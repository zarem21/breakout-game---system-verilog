==> flow/design.v <==
module ball_movement #(H_SIZE = 3, IX = 320, IY = 375, IX_DIR = 1, IY_DIR = 0, D_WIDTH = 640, D_HEIGHT = 480) 
							 (
							  input logic clk,
							  input logic reset,
							  input logic [9:0] initial_x,
							  input logic [9:0] paddle_x1, paddle_x2,
							  input logic x_hit,
							  input logic y_hit,
							  input logic gameOver,
							  output logic [9:0] x1,  
							  output logic [9:0] x2,
							  output logic [9:0] y1,  
							  output logic [9:0] y2,
							  output logic [9:0] x,
							  output logic [8:0] y
							  );
	logic x_dir;
	logic y_dir;
	assign x1 = x - H_SIZE;
	assign x2 = x + H_SIZE;
	assign y1 = y - H_SIZE;
	assign y2 = y + H_SIZE;
	always_ff @(posedge clk) begin
		if (reset) begin  
			x <= IX;
			y <= IY;
			x_dir <= IX_DIR;
			y_dir <= IY_DIR;
		end  
		else begin
			x <= (~gameOver ? ((x_dir) ? (x + 1) : (x - 1)) : 0);
			y <= (~gameOver ? ((y_dir) ? (y + 1) : (y - 1)) : 0);
			if (x <= (H_SIZE + 1))  
				x_dir <= 1;  
			if (x >= (D_WIDTH - H_SIZE - 1))  
				x_dir <= 0;  
			if (y <= (H_SIZE + 1))  
				y_dir <= 1;  
			if (y >= (D_HEIGHT - H_SIZE - 1))  
				y_dir <= 0;  
			if ((y >= (450 - H_SIZE - 1)) & (x >= paddle_x1 & x <= paddle_x2))
				y_dir <= 0;  
			if (x_hit)  
				x_dir <= ~x_dir;   
			if (y_hit)  
				y_dir <= ~y_dir; 
		end  
	end  
endmodule  
# --- Step by step through the tools: ball_movement ---
# Tool output for the design above, in the order of the flow.
# Line numbers count from 1 in the design file above.
# Cell names lack the library's common part.
setup:
  top_module: "ball_movement"
  clk_port: "clk"
  library: "sky130hd"
  lib_corner: "tt_025C_1v80"

# --- After elaboration ---
# Counts by Yosys on the flattened word-level netlist (proc, flatten, opt, wreduce; memories kept). Register bits leave out memories and registers merged into their read ports (data or address). Print and check cells are left out. Cells with the same type and inputs are merged into one.
op_classes:
  add_sub_neg: 8
  n_mul: 0
  div_mod_pow: 0
  n_cmp: 7
  equal: 0
  shifts: 0
  n_mux: 11
  n_logic: 4
  n_reduce_logical: 3
ops:
  columns: ["operator", "n"]
  rows:
  - ["2-to-1 mux 9 bit", 3]
  - ["greater-or-equal comparator 9 bit (second input constant)", 2]
  - ["adder 10 x 1 -> 10 bit (second input constant)", 1]
  - ["subtractor 10 x 1 -> 10 bit (second input constant)", 1]
  - ["greater-or-equal comparator 10 bit", 1]
  - ["less-or-equal comparator 10 bit", 1]
  - ["greater-or-equal comparator 10 bit (second input constant)", 1]
  - ["adder 10 x 2 -> 10 bit (second input constant)", 1]
  - ["subtractor 10 x 2 -> 10 bit (second input constant)", 1]
  - ["less-or-equal comparator 10 x 3 -> 1 bit (second input constant)", 1]
  - ["adder 9 x 2 -> 10 bit (second input constant)", 1]
  - ["subtractor 9 x 2 -> 10 bit (second input constant)", 1]
  - ["2-to-1 mux 10 bit", 1]
  - ["adder 9 x 1 -> 9 bit (second input constant)", 1]
  - ["subtractor 9 x 1 -> 9 bit (second input constant)", 1]
  - ["less-or-equal comparator 9 x 3 -> 1 bit (second input constant)", 1]
  - ["2-to-1 mux 1 bit", 7]
  - ["nonzero test 4 bit", 1]
  - ["nonzero test 3 bit", 1]
  - ["bitwise AND 1 bit", 2]
  - ["NOT 1 bit", 2]
  - ["OR reduction 2 bit", 1]
bits:
  register_bits: 21
  latchBits: 0
  ramBits: 0
  romBits: 0
  clocked_rd_ports_x_width: 0
  mem_count: 0
  input_bits: 35
  out_inout_bits: 59
  word_cells: 39

# --- Logic depth ---
# Yosys ltp: most cells in a row. Word level: on the elaborated netlist, between registers, memories and ports. Mapped: between sequential cells and ports; inverters and the memories' decode and read muxes count.
depth:
  ltp_word: 5
  abc_area: 0
  ltp_mapped: 8
  depth_no_buf: 7

# --- After synthesis ---
# Source: synth_stat.txt of the flow (Yosys; design flattened, memories mapped). It holds for the ABC_AREA given above (unset counts as 0); a run with the other value may have another netlist.
# The area totals of this step are shown rounded.
types:
  columns: ["type", "n", "area_total_um2"]
  rows:
  - ["ha_1", 41, 512.992]
  - ["dfxtp_1", 21, 420.403]
  - ["xnor2_1", 20, 175.168]
  - ["xor2_1", 18, 157.651]
  - ["inv_1", 32, 120.115]
  - ["a21oi_1", 21, 105.101]
  - ["nor2_1", 28, 105.101]
  - ["nand2_1", 21, 78.826]
  - ["o21a_1", 8, 60.058]
  - ["o21bai_1", 7, 52.55]
  - ["nand2b_1", 8, 50.048]
  - ["a211oi_1", 6, 45.043]
  - ["o21ai_0", 9, 45.043]
  - ["o21ai_1", 9, 45.043]
  - ["fa_1", 2, 40.038]
  - ["nor3_1", 7, 35.034]
  - ["clkbuf_1", 8, 30.029]
  - ["o31ai_1", 4, 30.029]
# Not listed: further types 31, cells in them 51.
synth_totals:
  stdcells: 321
  yosys_area_um2: 2510
  seqArea_um2: 420
  ffs: 21
  n_buf: 13

# --- Path before layout ---
# OpenSTA on the mapped netlist: ideal clock, no wires. The path of least setup slack (recovery checks aside). Input and output delay are each 20% of the period. Register names are those of the netlist, which keeps one name where synthesis merged equal registers.
synth_path:
  path_type: "register -> output"
  from: "reg y[3]"
  to: "out y2[8]"
  tclk_ns: 2.78
  out_delay_ns: 0.556
  launch_ns: 0.000
  t_arrival_ns: 1.586
  t_required_ns: 2.224
  slack_ns: 0.638
  path_delay_ns: 1.586
  driving_pins: 6
  n_path_buf: 1
  period_less_setup_slack_ns: 2.142
# "path_delay_ns" is the arrival time less input delay plus setup time.
# A path that ends at an output port has no setup time.
# "driving_pins": output pins that drive a net of the path, with the launching flip-flop's if there is one; two outputs of one cell count as two.
# "period_less_setup_slack_ns" = period - worst setup slack (recovery checks aside). The figure is calculated, with input and output delays left at 20% of the set period.
# Between the ends stands the longest chain of elaborated cells between them, by number of cells; it is not shown to be the way that was timed. Of several equally long chains one is given.
# A line is the first line of the expression or statement that the cell stems from. Yosys adds cells for indexed reads and writes and turns some case tables into memories.
synth_via:
  path_cell_list: "dfxtp_1 > clkbuf_1 > and3_1 > nand2_1 > nor4bb_1 > xor2_1"
  elab_chain_cells: 1
  cells_between: 1
  lines_between: 1
  cone_classes: "add/sub (1)"
synth_lines:
  columns: ["element", "line", "rtl"]
  rows:
  - ["start, declared", 15, "output logic [8:0] y"]
  - ["start, assigned", 26, "y <= IY;"]
  - ["start, assigned", 32, "y <= (~gameOver ? ((y_dir) ? (y + 1) : (y - 1)) : 0);"]
  - ["adder 9 x 2 -> 10 bit", 22, "assign y2 = y + H_SIZE;"]
  - ["end, declared", 13, "output logic [9:0] y2,"]

# --- Timing after layout ---
# From the final timing report of stored run 1: the path of least setup slack in the routed layout; clock arrival at registers is part of the times.
layout_path:
  path_type: "register -> output"
  from: "reg y[0]"
  to: "out y2[8]"
  tclk_ns: 2.62
  out_delay_ns: 0.52
  launch_ns: 0.26
  t_arrival_ns: 2.05
  t_required_ns: 2.10
  slack_ns: 0.05
  driving_pins: 6
  n_path_buf: 1
# Between the ends stands the longest chain of elaborated cells between them, by number of cells; it is not shown to be the way that was timed. Of several equally long chains one is given.
layout_via:
  path_cell_list: "dfxtp_4 > inv_1 > ha_1 > nor4bb_2 > xor2_1 > clkdlybuf4s50_1"
  elab_chain_cells: 1
  cells_between: 1
  lines_between: 1
  cone_classes: "add/sub (1)"
layout_lines:
  columns: ["element", "line", "rtl"]
  rows:
  - ["start, declared", 15, "output logic [8:0] y"]
  - ["start, assigned", 26, "y <= IY;"]
  - ["start, assigned", 32, "y <= (~gameOver ? ((y_dir) ? (y + 1) : (y - 1)) : 0);"]
  - ["adder 9 x 2 -> 10 bit", 22, "assign y2 = y + H_SIZE;"]
  - ["end, declared", 13, "output logic [9:0] y2,"]

Subject: ball_movement on sky130hd, stored results

Hello all,

Top module ball_movement; platform sky130hd; tools Yosys and OpenROAD; 2 stored runs in no particular order. Input and output delays are each 20% of the period that was set; the output load is 0.01 pF.
"achieved_period_ns": clock period set for the run, less the worst setup slack. It is reckoned from that one timing run; input and output delays stay at 20% of the period that was set.
By "power_total_uw" is meant OpenSTA's value without simulated activity: inputs other than the clock are taken to toggle once in ten clock periods, and the tool carries that through the logic.
Results are given in rounded form.

--- stored run 1 ---
==> flow/run.sh <==
#!/bin/bash
# the make line also repeats the synthesis and layout settings of config.mk as NAME=value (left out here)
make -C /OpenROAD-flow-scripts/flow DESIGN_CONFIG=/design/flow/config.mk WORK_HOME=/design/flow/orfs CLKGATE_MAP_FILE= finish
==> flow/config.mk <==
export PLATFORM = sky130hd
export DESIGN_NAME = ball_movement
export DESIGN_NICKNAME = ball_movement
export VERILOG_FILES = /design/flow/design.v
export SDC_FILE = /design/flow/constraint.sdc
export NUM_CORES = 4
export LEC_CHECK = 0
export CAP_MARGIN = 20
export CORE_MARGIN = 2
export CORE_UTILIZATION = 55
export SLEW_MARGIN = 20
==> flow/constraint.sdc <==
create_clock -name core_clock -period 2.62 [get_ports {clk}]
set_input_delay 0.5240 -clock core_clock [delete_from_list [all_inputs] [get_ports {clk}]]
set_output_delay 0.5240 -clock core_clock [all_outputs]
set_load 0.01 [all_outputs]

==> results, as YAML <==
results:
  achieved_period_ns: 2.571
  power_total_uw: 1740
  final_die_area_um2: 5130
  finish.utilization_frac: 0.815
  hold_ws_ns: 0.502
  worstSetupSlack_ns: 0.049
  synthesis_area_um2: 2510

--- stored run 2 ---
==> flow/run.sh <==
#!/bin/bash
# the make line also repeats the synthesis and layout settings of config.mk as NAME=value (left out here)
make -C /OpenROAD-flow-scripts/flow DESIGN_CONFIG=/design/flow/config.mk WORK_HOME=/design/flow/orfs CLKGATE_MAP_FILE= finish
==> flow/config.mk <==
export PLATFORM = sky130hd
export DESIGN_NAME = ball_movement
export DESIGN_NICKNAME = ball_movement
export VERILOG_FILES = /design/flow/design.v
export SDC_FILE = /design/flow/constraint.sdc
export NUM_CORES = 4
export LEC_CHECK = 0
export CAP_MARGIN = 20
export CELL_PAD_IN_SITES_GLOBAL_PLACEMENT = 2
export CORE_MARGIN = 2
export CORE_UTILIZATION = 16
export PLACE_DENSITY_LB_ADDON = 0.05
export SETUP_SLACK_MARGIN = 0.35
export SLEW_MARGIN = 20
export TNS_END_PERCENT = 55
==> flow/constraint.sdc <==
create_clock -name core_clock -period 1.65 [get_ports {clk}]
set_input_delay 0.3300 -clock core_clock [delete_from_list [all_inputs] [get_ports {clk}]]
set_output_delay 0.3300 -clock core_clock [all_outputs]
set_load 0.01 [all_outputs]

==> results, as YAML <==
results:
  synthesis_area_um2: 2510
  power_total_uw: 3940
  final_die_area_um2: 16700
  finish.utilization_frac: 0.366
  achieved_period_ns: 1.885
  hold_ws_ns: 0.603
  worstSetupSlack_ns: -0.235

Thanks
